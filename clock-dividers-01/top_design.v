==> flow/design.v <==
module clock_divider #(
    parameter               COUNT_WIDTH = 24,
    parameter [COUNT_WIDTH:0] MAX_COUNT = 6000000 - 1
)(
    input   clk,
    input   rst,
    output reg out
);
    reg div_clk;
    reg [COUNT_WIDTH:0] count;
    always @(posedge clk or posedge rst) begin
        if (rst == 1'b1) begin
            count <= 0;
            out <= 0;
        end else if (count == MAX_COUNT) begin
            count <= 0;
            out <= ~out;
        end else begin
            count <= count + 1'b1;
        end
    end
endmodule
module top_design (
    input           clk,
    input           rst_btn,
    output  [1:0]   led  
);
    wire  rst;
    assign rst = ~rst_btn;
    clock_divider #(.COUNT_WIDTH(32), .MAX_COUNT(1500000 - 1)) div_1 (.clk(clk), .rst(rst), .out(led[0]));
    clock_divider div_2 (.clk(clk), .rst(rst), .out(led[1]));
endmodule
======== Reports on top_design ========
Tool output for the design above, in the order of the flow.
Line numbers count from 1 in the design file above.
Operators carry their Yosys type and port widths (W data, S select, Z words).
The mark - stands for no value.
design
  top ..................................... top_design
  clock ................................... clk
  library ................................. sky130hd
  timing corner ........................... tt_025C_1v80

======== Word-level counts ========
Yosys after proc, flatten, opt, wreduce and memory -nomap, before mapping. Enables and synchronous resets that opt folds into registers are not counted as muxes. Memory bits, and registers merged into a memory's read port (data or address), are not among the register bits. Print and check cells are not counted. Equal cells are merged and count once.
storage and ports
  memory bits (writable) .................. 0
  memories ................................ 0
  bits in latches ......................... 0
  word-level cells ........................ 12
  register bits ........................... 60
  word width x clocked read ports ......... 0
  output and inout port bits .............. 2
  bits of input ports ..................... 2
  ROM bits ................................ 0
cells by class
  bitwise operators ....................... 2
  shift operators ......................... 0
  $add $sub $neg .......................... 2
  muxes and demuxes ....................... 2
  reduce/logical cells .................... 0
  multiply operators ...................... 0
  magnitude comparators ................... 0
  div/mod/pow operators ................... 0
  eq/ne operators ......................... 2
operators by type and width
  kind                     count
  $add A33 B1 Y33 const B  1
  $eq A33 B21 Y1 const B   1
  $mux W33                 1
  $add A25 B1 Y25 const B  1
  $eq A25 B23 Y1 const B   1
  $mux W25                 1
  $not A1 Y1               2

======== Depth ========
Yosys ltp: most cells in a row. Word level: on the elaborated netlist, between registers, memories and ports. Mapped: between sequential cells and ports; inverters and the memories' decode and read muxes count.
logic depth
  depth in word-level cells ............... 2
  ABC_AREA ................................ 0
  mapped depth ............................ 6
  depth with buffers taken out ............ 5

======== Mapped cells and area ========
The flow's flattened synthesis, as Yosys stat reports it; memories are mapped. The netlist is that of the ABC_AREA named above (0 if unset); the other value can give another one.
cell types
  cell type                  count  total area (um2)
  sky130_fd_sc_hd__dfrtp_1   60     1,501.44
  sky130_fd_sc_hd__xor2_1    21     183.926
  sky130_fd_sc_hd__xnor2_1   20     175.168
  sky130_fd_sc_hd__nand4_1   22     137.632
  sky130_fd_sc_hd__nor4_1    18     112.608
  sky130_fd_sc_hd__nand3_1   22     110.106
  sky130_fd_sc_hd__nand2_1   26     97.594
  sky130_fd_sc_hd__nor3_1    14     70.067
  sky130_fd_sc_hd__and3_1    10     62.56
  sky130_fd_sc_hd__nor2_1    16     60.058
  sky130_fd_sc_hd__and4_1    6      52.55
  sky130_fd_sc_hd__or3_1     7      43.792
  sky130_fd_sc_hd__a21oi_1   8      40.038
  sky130_fd_sc_hd__o21ai_0   8      40.038
  sky130_fd_sc_hd__nor4b_1   4      35.034
  sky130_fd_sc_hd__mux2i_1   3      30.029
  sky130_fd_sc_hd__clkbuf_1  7      26.275
  sky130_fd_sc_hd__ha_1      2      25.024
Not listed: further types 20, cells in them 35.
mapped netlist
  buffer cells ............................ 11
  cell area after synthesis ............... 0.0030492 mm2
  mapped cells ............................ 309
  flip-flop cells ......................... 60
By module: a second synthesis without flattening, with its own total; a netlist apart from the flattened one above.
second synthesis, totals
  cell total of the unflattened synthesis .. 290
  area (unflattened synthesis) ............ 0.0030104 mm2
Rows give one instance, submodules left out.
by module
  module         instances  cells  area (mm2)
  clock_divider  1          168    0.0017066
  clock_divider  1          121    0.0013
  top_design     1          1      0.0000038

======== Path before layout ========
OpenSTA on the mapped netlist: ideal clock, no wires. The path of least setup slack (recovery checks aside). Input and output delay are each 20% of the period. Register names are those of the netlist, which keeps one name where synthesis merged equal registers.
timing path post-synthesis
  path type ............................... flip-flop to flip-flop
  start ................................... reg div_1.count[0]
  end ..................................... reg div_1.count[14]
  delay of the path ....................... 1,970 ps
  buffers on the path ..................... 1
  data required time ...................... 2,181 ps
  arrival ................................. 1,901 ps
  setup slack ............................. 281 ps
  driving pins on the path ................ 7
  clock period ............................ 2,250 ps
  synthesis period reached ................ 1,969 ps
"delay of the path" = arrival - input delay + setup time.
"driving pins on the path": output pins that drive a net of the path, with the launching flip-flop's if there is one; two outputs of one cell count as two.
"synthesis period reached" is the clock period less the worst setup slack; recovery checks do not enter. This is arithmetic on one report: input and output delays are still those of the set period (20% each).
The rows between start and end are the longest chain of elaborated cells between them; the timing report does not say that the signal goes this way. Where chains are equally long, one stands for them.
A line is the first line of the expression or statement that the cell stems from. Yosys adds cells for indexed reads and writes and turns some case tables into memories.
A register here has more assigning lines than the two given.
between the ends, post-synthesis
  path through ............................ sky130_fd_sc_hd__dfrtp_1 > sky130_fd_sc_hd__ha_1 > sky130_fd_sc_hd__nand3_1 > sky130_fd_sc_hd__or2_2 > sky130_fd_sc_hd__clkbuf_1 > sky130_fd_sc_hd__or4b_2 > sky130_fd_sc_hd__nand3_1
  cells in the longest elaborated chain ... 2
RTL lines, path post-synthesis
  element          RTL line  text
  start, declared  10        reg [COUNT_WIDTH:0] count;
  start, assigned  13        count <= 0;
  start, assigned  19        count <= count + 1'b1;
  $add A33 B1 Y33  19
  $mux W33         15        end else if (count == MAX_COUNT) begin
  end, assigned    16        count <= 0;
  end, assigned    19
  end, declared    10

======== Timing after layout ========
From the final timing report of job 1: the path of least setup slack in the routed layout; clock arrival at registers is part of the times.
The path's times are printed in steps of 10 ps; the period is the one set.
timing path post-layout
  path type ............................... flip-flop to flip-flop
  start ................................... reg div_1.count[12]
  end ..................................... reg div_1.count[14]
  setup slack ............................. -440 ps
  buffers on the path ..................... 1
  clock period ............................ 1,470 ps
  arrival ................................. 2,100 ps
  driving pins on the path ................ 6
  data required time ...................... 1,660 ps
The rows between start and end are the longest chain of elaborated cells between them; the timing report does not say that the signal goes this way. Where chains are equally long, one stands for them.
A register here has more assigning lines than the two given.
between the ends, post-layout
  path through ............................ sky130_fd_sc_hd__dfrtp_1 > sky130_fd_sc_hd__or4_1 > sky130_fd_sc_hd__or4_4 > sky130_fd_sc_hd__buf_6 > sky130_fd_sc_hd__o211ai_1 > sky130_fd_sc_hd__nand3_1
  cells in the longest elaborated chain ... 2
RTL lines, path post-layout
  element          RTL line  text
  start, declared  10        reg [COUNT_WIDTH:0] count;
  start, assigned  13        count <= 0;
  start, assigned  19        count <= count + 1'b1;
  $add A33 B1 Y33  19
  $mux W33         15        end else if (count == MAX_COUNT) begin
  end, assigned    16        count <= 0;
  end, assigned    19
  end, declared    10

FLOW RESULTS
============

Measured data: module top_design, platform sky130hd, 2 stored runs of the flow under differing settings, order arbitrary. Input and output delays are each 20% of the period that was set; the output load is 0.01 pF.
"clock period reached" is the run's clock period less its worst setup slack. It is reckoned from that one timing run; input and output delays stay at 20% of the period that was set.
"power consumption" rests on the timing tool's default activity at the inputs, not on a simulated workload.

======== job 1 ========
==> flow/run.sh <==
#!/bin/bash
# the make line also repeats the synthesis and layout settings of config.mk as NAME=value (left out here)
make -C /OpenROAD-flow-scripts/flow DESIGN_CONFIG=/design/flow/config.mk WORK_HOME=/design/flow/orfs CLKGATE_MAP_FILE= finish
==> flow/config.mk <==
export PLATFORM = sky130hd
export DESIGN_NAME = top_design
export DESIGN_NICKNAME = top_design
export VERILOG_FILES = /design/flow/design.v
export SDC_FILE = /design/flow/constraint.sdc
export NUM_CORES = 4
export LEC_CHECK = 0
export CAP_MARGIN = 20
export CORE_MARGIN = 7
export CORE_UTILIZATION = 22
export CTS_CLUSTER_DIAMETER = 285
export MAX_ROUTING_LAYER = met5
export MIN_ROUTING_LAYER = met2
export PLACE_DENSITY = 0.72
export SLEW_MARGIN = 20
export TNS_END_PERCENT = 25
==> flow/constraint.sdc <==
create_clock -name core_clock -period 1.47 [get_ports {clk}]
set_input_delay 0.2940 -clock core_clock [delete_from_list [all_inputs] [get_ports {clk}]]
set_output_delay 0.2940 -clock core_clock [all_outputs]
set_load 0.01 [all_outputs]

-------- measured, job 1 --------
  mapped cell area after synthesis ........ 0.0030492 mm2
  total die area .......................... 0.0173528 mm2
  standard-cell area after layout ......... 0.0046182 mm2
  setup slack of the worst path ........... -439 ps
  post-route setup TNS .................... -7,509 ps
  power consumption ....................... 3,537 uW
  clock period reached .................... 1,909 ps

======== job 2 ========
==> flow/run.sh <==
#!/bin/bash
# the make line also repeats the synthesis and layout settings of config.mk as NAME=value (left out here)
make -C /OpenROAD-flow-scripts/flow DESIGN_CONFIG=/design/flow/config.mk WORK_HOME=/design/flow/orfs CLKGATE_MAP_FILE= finish
==> flow/config.mk <==
export PLATFORM = sky130hd
export DESIGN_NAME = top_design
export DESIGN_NICKNAME = top_design
export VERILOG_FILES = /design/flow/design.v
export SDC_FILE = /design/flow/constraint.sdc
export NUM_CORES = 4
export LEC_CHECK = 0
export ABC_AREA = 0
export CAP_MARGIN = 20
export CELL_PAD_IN_SITES_DETAIL_PLACEMENT = 1
export CELL_PAD_IN_SITES_GLOBAL_PLACEMENT = 0
export CORE_ASPECT_RATIO = 1.24
export CORE_MARGIN = 5
export CORE_UTILIZATION = 69
export CTS_CLUSTER_DIAMETER = 114
export CTS_CLUSTER_SIZE = 63
export MIN_ROUTING_LAYER = met1
export PLACE_DENSITY_LB_ADDON = 0.08
export SLEW_MARGIN = 5
export TNS_END_PERCENT = 25
==> flow/constraint.sdc <==
create_clock -name core_clock -period 3.36 [get_ports {clk}]
set_input_delay 0.6720 -clock core_clock [delete_from_list [all_inputs] [get_ports {clk}]]
set_output_delay 0.6720 -clock core_clock [all_outputs]
set_load 0.01 [all_outputs]

-------- job 2 --------
  no final report: clock tree synthesis broke off with DPL-0033
