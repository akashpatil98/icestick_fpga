==> flow/design.v <==
module pwm #(
    parameter WIDTH = 12
)(
    input clk,           
    input wstrb,         
    input sel,           
    input [31:0] wdata,  
    output [3:0] led     
);
    reg pwm_led = 1'b0;
    reg [WIDTH-1:0] pwm_count = 0;
    reg [WIDTH-1:0] count = 0;
    assign led[0] = pwm_led;
    always @(posedge clk) begin
        if(sel && wstrb) begin
            pwm_count <= wdata[WIDTH-1:0];
            count <= 0;
        end else begin
            count <= count + 1;
            if (count < pwm_count) begin
                pwm_led <= 1'b1;
            end else begin
                pwm_led <= 1'b0;
            end
        end   
    end
endmodule
# == Tool chain data of pwm ==
# What the tools print for pwm, step after step.
# Lines are those of the file above, counted from 1.
# Operators carry their Yosys type and port widths (W data, S select, Z words).
# Cell names lack the library's common part.
# Not given: n/a
# design
top,pwm
clk_port,clk
cell_library,sky130hd
lib_corner,tt_025C_1v80

# == After elaboration ==
# Yosys after proc, flatten, opt, wreduce and memory -nomap, before mapping. Enables and synchronous resets that opt folds into registers are not counted as muxes. Memory bits, and registers merged into a memory's read port (data or address), are not among the register bits. Print and check cells are not counted. Equal cells are merged and count once.
# word_totals
out_inout_bits,4
inputBits,35
reg_bits,25
word_cells,7
# op_classes
n_addsub,1
n_reduce_logical,1
cmp,1
mux,1
# op_table
operator,n
$add A12 B1 Y12 const B,1
$lt A12 B12 Y1,1
$logic_and A1 B1 Y1,1
$mux W1,1

# == Logic depth ==
# Yosys ltp: most cells in a row. Word level: on the elaborated netlist, between registers, memories and ports. Mapped: between sequential cells and ports; inverters and the memories' decode and read muxes count.
# depth
depth_word,2
abc_area,0
depth_mapped,6
mapped_depth_nobuf,6

# == Mapped cells and area ==
# The flow's flattened synthesis, as Yosys stat reports it; memories are mapped. The netlist is that of the ABC_AREA named above (0 if unset); the other value can give another one.
# types
cell_type,n,type_area_um2
edfxtp_1,13,390.374
dfxtp_1,12,240.23
ha_1,12,150.144
inv_1,13,48.797
xor2_1,5,43.792
nor2_1,11,41.29
xnor2_1,4,35.034
buf_4,4,30.029
nand4_1,4,25.024
a211oi_1,3,22.522
nand2_1,6,22.522
o21ai_0,4,20.019
a2111oi_2,1,15.014
a21oi_1,3,15.014
nor4_1,2,12.512
and4_2,1,10.01
nand3_2,1,10.01
a21o_1,1,7.507
# Not listed: further types 9, cells in them 9.
# mapped
buf_cells,5
cells,109
seq_area_mm2,0.0006306
ff_cells,25
area_mm2,0.0011899

# == Worst setup path after synthesis ==
# Source: OpenSTA report_checks on the synthesized netlist (no wires, ideal clock, input and output delay 20% of the period each), path of least setup slack; recovery checks are left aside. Register names are those of the netlist, which keeps one name where synthesis merged equal registers.
# synth_path
path_type,input port to flip-flop
startpoint,input sel
endpoint,register pwm_count[0]
required_time_ps,1609
t_arrival_ps,1097
clock_period_ps,1990
delay_ps,1080
path_buffers,1
setup_time_ps,381
input_delay_ps,398
slack_ps,512
t_first_pin_ps,398
driving_pins,3
synth_period_reached_ps,1478
# "delay_ps" is the arrival time less input delay plus setup time.
# "driving_pins": output pins that drive a net of the path, with the launching flip-flop's if there is one; two outputs of one cell count as two.
# "synth_period_reached_ps" = period - worst setup slack (recovery checks aside). The figure is calculated, with input and output delays left at 20% of the set period.
# Between the ends stands the longest chain of elaborated cells between them, by number of cells; it is not shown to be the way that was timed. Of several equally long chains one is given.
# Each line given opens the expression or statement behind the cell; cells for indexed reads and writes are added by Yosys, which also makes memories of some case tables.
# synth_between
path_cell_list,nand2_1 > inv_1 > clkbuf_1
elab_chain_len,1
cells_between,1
lines_between,1
cone_classes,1 x reduce/logical
# synth_lines
element,line_no,text
"start, declared",6,"input sel,"
$logic_and A1 B1 Y1,15,if(sel && wstrb) begin
"end, assigned",16,pwm_count <= wdata[WIDTH-1:0];
"end, declared",11,reg [WIDTH-1:0] pwm_count = 0;

# == Path in the finished layout ==
# Path of least setup slack in the final report of flow run A (OpenROAD, finished layout, wires in). Where an end is a register, its clock arrival counts in the times.
# The report prints the path's times to 10 ps; the period is as set.
# layout_path
path_type,flip-flop to flip-flop
startpoint,register count[9]
endpoint,register pwm_led
clock_period_ps,2150
path_buffers,0
setup_time_ps,190
t_first_pin_ps,320
slack_ps,560
driving_pins,6
t_arrival_ps,1720
required_time_ps,2280
# Between the ends stands the longest chain of elaborated cells between them, by number of cells; it is not shown to be the way that was timed. Of several equally long chains one is given.
# layout_between
path_cell_list,dfxtp_1 > ha_4 > a21o_1 > a21oi_2 > nor2b_1 > a2111oi_2
elab_chain_len,2
cells_between,2
lines_between,1
cone_classes,1 x compare; 1 x mux
# layout_lines
element,line_no,text
"start, declared",12,reg [WIDTH-1:0] count = 0;
"start, assigned",17,count <= 0;
"start, assigned",19,count <= count + 1;
$lt A12 B12 Y1,20,if (count < pwm_count) begin
$mux W1,20,
"end, assigned",21,pwm_led <= 1'b1;
"end, assigned",23,pwm_led <= 1'b0;
"end, declared",10,reg pwm_led = 1'b0;

## Implementation results

Below are 2 stored runs of the flow (Yosys, OpenROAD; platform sky130hd) on pwm, each with its settings and what was measured, unordered. Constraints: input delay and output delay 20% of the set period each, output load 0.01 pF.
"clock_period_reached_ps" is the run's clock period less its worst setup slack. It is reckoned from that one timing run; input and output delays stay at 20% of the period that was set.
"worst_path_time_ps" is the time allowed to the run's worst setup path (the clock period less input and output delay, where it has them) less its slack. Clock arrival times count: a late capture clock shortens it, a late launch clock lengthens it.
"fin_power_w": no workload was simulated; the value follows from the tool's default switching activity.
"worst_path_time_ps" is known to 10 ps.

Flow run A, flow files:
==> flow/run.sh <==
#!/bin/bash
# the make line also repeats the synthesis and layout settings of config.mk as NAME=value (left out here)
make -C /OpenROAD-flow-scripts/flow DESIGN_CONFIG=/design/flow/config.mk WORK_HOME=/design/flow/orfs CLKGATE_MAP_FILE= finish
==> flow/config.mk <==
export PLATFORM = sky130hd
export DESIGN_NAME = pwm
export DESIGN_NICKNAME = pwm
export VERILOG_FILES = /design/flow/design.v
export SDC_FILE = /design/flow/constraint.sdc
export NUM_CORES = 4
export LEC_CHECK = 0
export CAP_MARGIN = 40
export CORE_MARGIN = 2
export CORE_UTILIZATION = 39
export GPL_TIMING_DRIVEN = 1
export PLACE_DENSITY_LB_ADDON = 0.02
export SETUP_SLACK_MARGIN = 0.52
export SLEW_MARGIN = 20
==> flow/constraint.sdc <==
create_clock -name core_clock -period 2.15 [get_ports {clk}]
set_input_delay 0.4300 -clock core_clock [delete_from_list [all_inputs] [get_ports {clk}]]
set_output_delay 0.4300 -clock core_clock [all_outputs]
set_load 0.01 [all_outputs]

==> results of flow run A, as CSV <==
result,value
synthesis_area_mm2,0.0011899
tns_setup_ps,0
fin_power_w,0.000963
die_mm2,0.0035088
worst_setup_slack_ps,559
final_util_pct,47.6
clock_period_reached_ps,1591
worst_path_time_ps,1590
worst_path_kind,"flip-flop to flip-flop"

Flow run B, flow files:
==> flow/run.sh <==
#!/bin/bash
# the make line also repeats the synthesis and layout settings of config.mk as NAME=value (left out here)
make -C /OpenROAD-flow-scripts/flow DESIGN_CONFIG=/design/flow/config.mk WORK_HOME=/design/flow/orfs CLKGATE_MAP_FILE= finish
==> flow/config.mk <==
export PLATFORM = sky130hd
export DESIGN_NAME = pwm
export DESIGN_NICKNAME = pwm
export VERILOG_FILES = /design/flow/design.v
export SDC_FILE = /design/flow/constraint.sdc
export NUM_CORES = 4
export LEC_CHECK = 0
export CAP_MARGIN = 20
export CELL_PAD_IN_SITES_DETAIL_PLACEMENT = 2
export CORE_ASPECT_RATIO = 1.63
export CORE_MARGIN = 2
export CORE_UTILIZATION = 61
export GPL_ROUTABILITY_DRIVEN = 0
export MIN_ROUTING_LAYER = met1
export PLACE_DENSITY_LB_ADDON = 0.24
export SETUP_SLACK_MARGIN = -0.09
export SLEW_MARGIN = 20
==> flow/constraint.sdc <==
create_clock -name core_clock -period 2.55 [get_ports {clk}]
set_input_delay 0.5100 -clock core_clock [delete_from_list [all_inputs] [get_ports {clk}]]
set_output_delay 0.5100 -clock core_clock [all_outputs]
set_load 0.01 [all_outputs]

Flow run B: incomplete, placement halted on DPL-0033
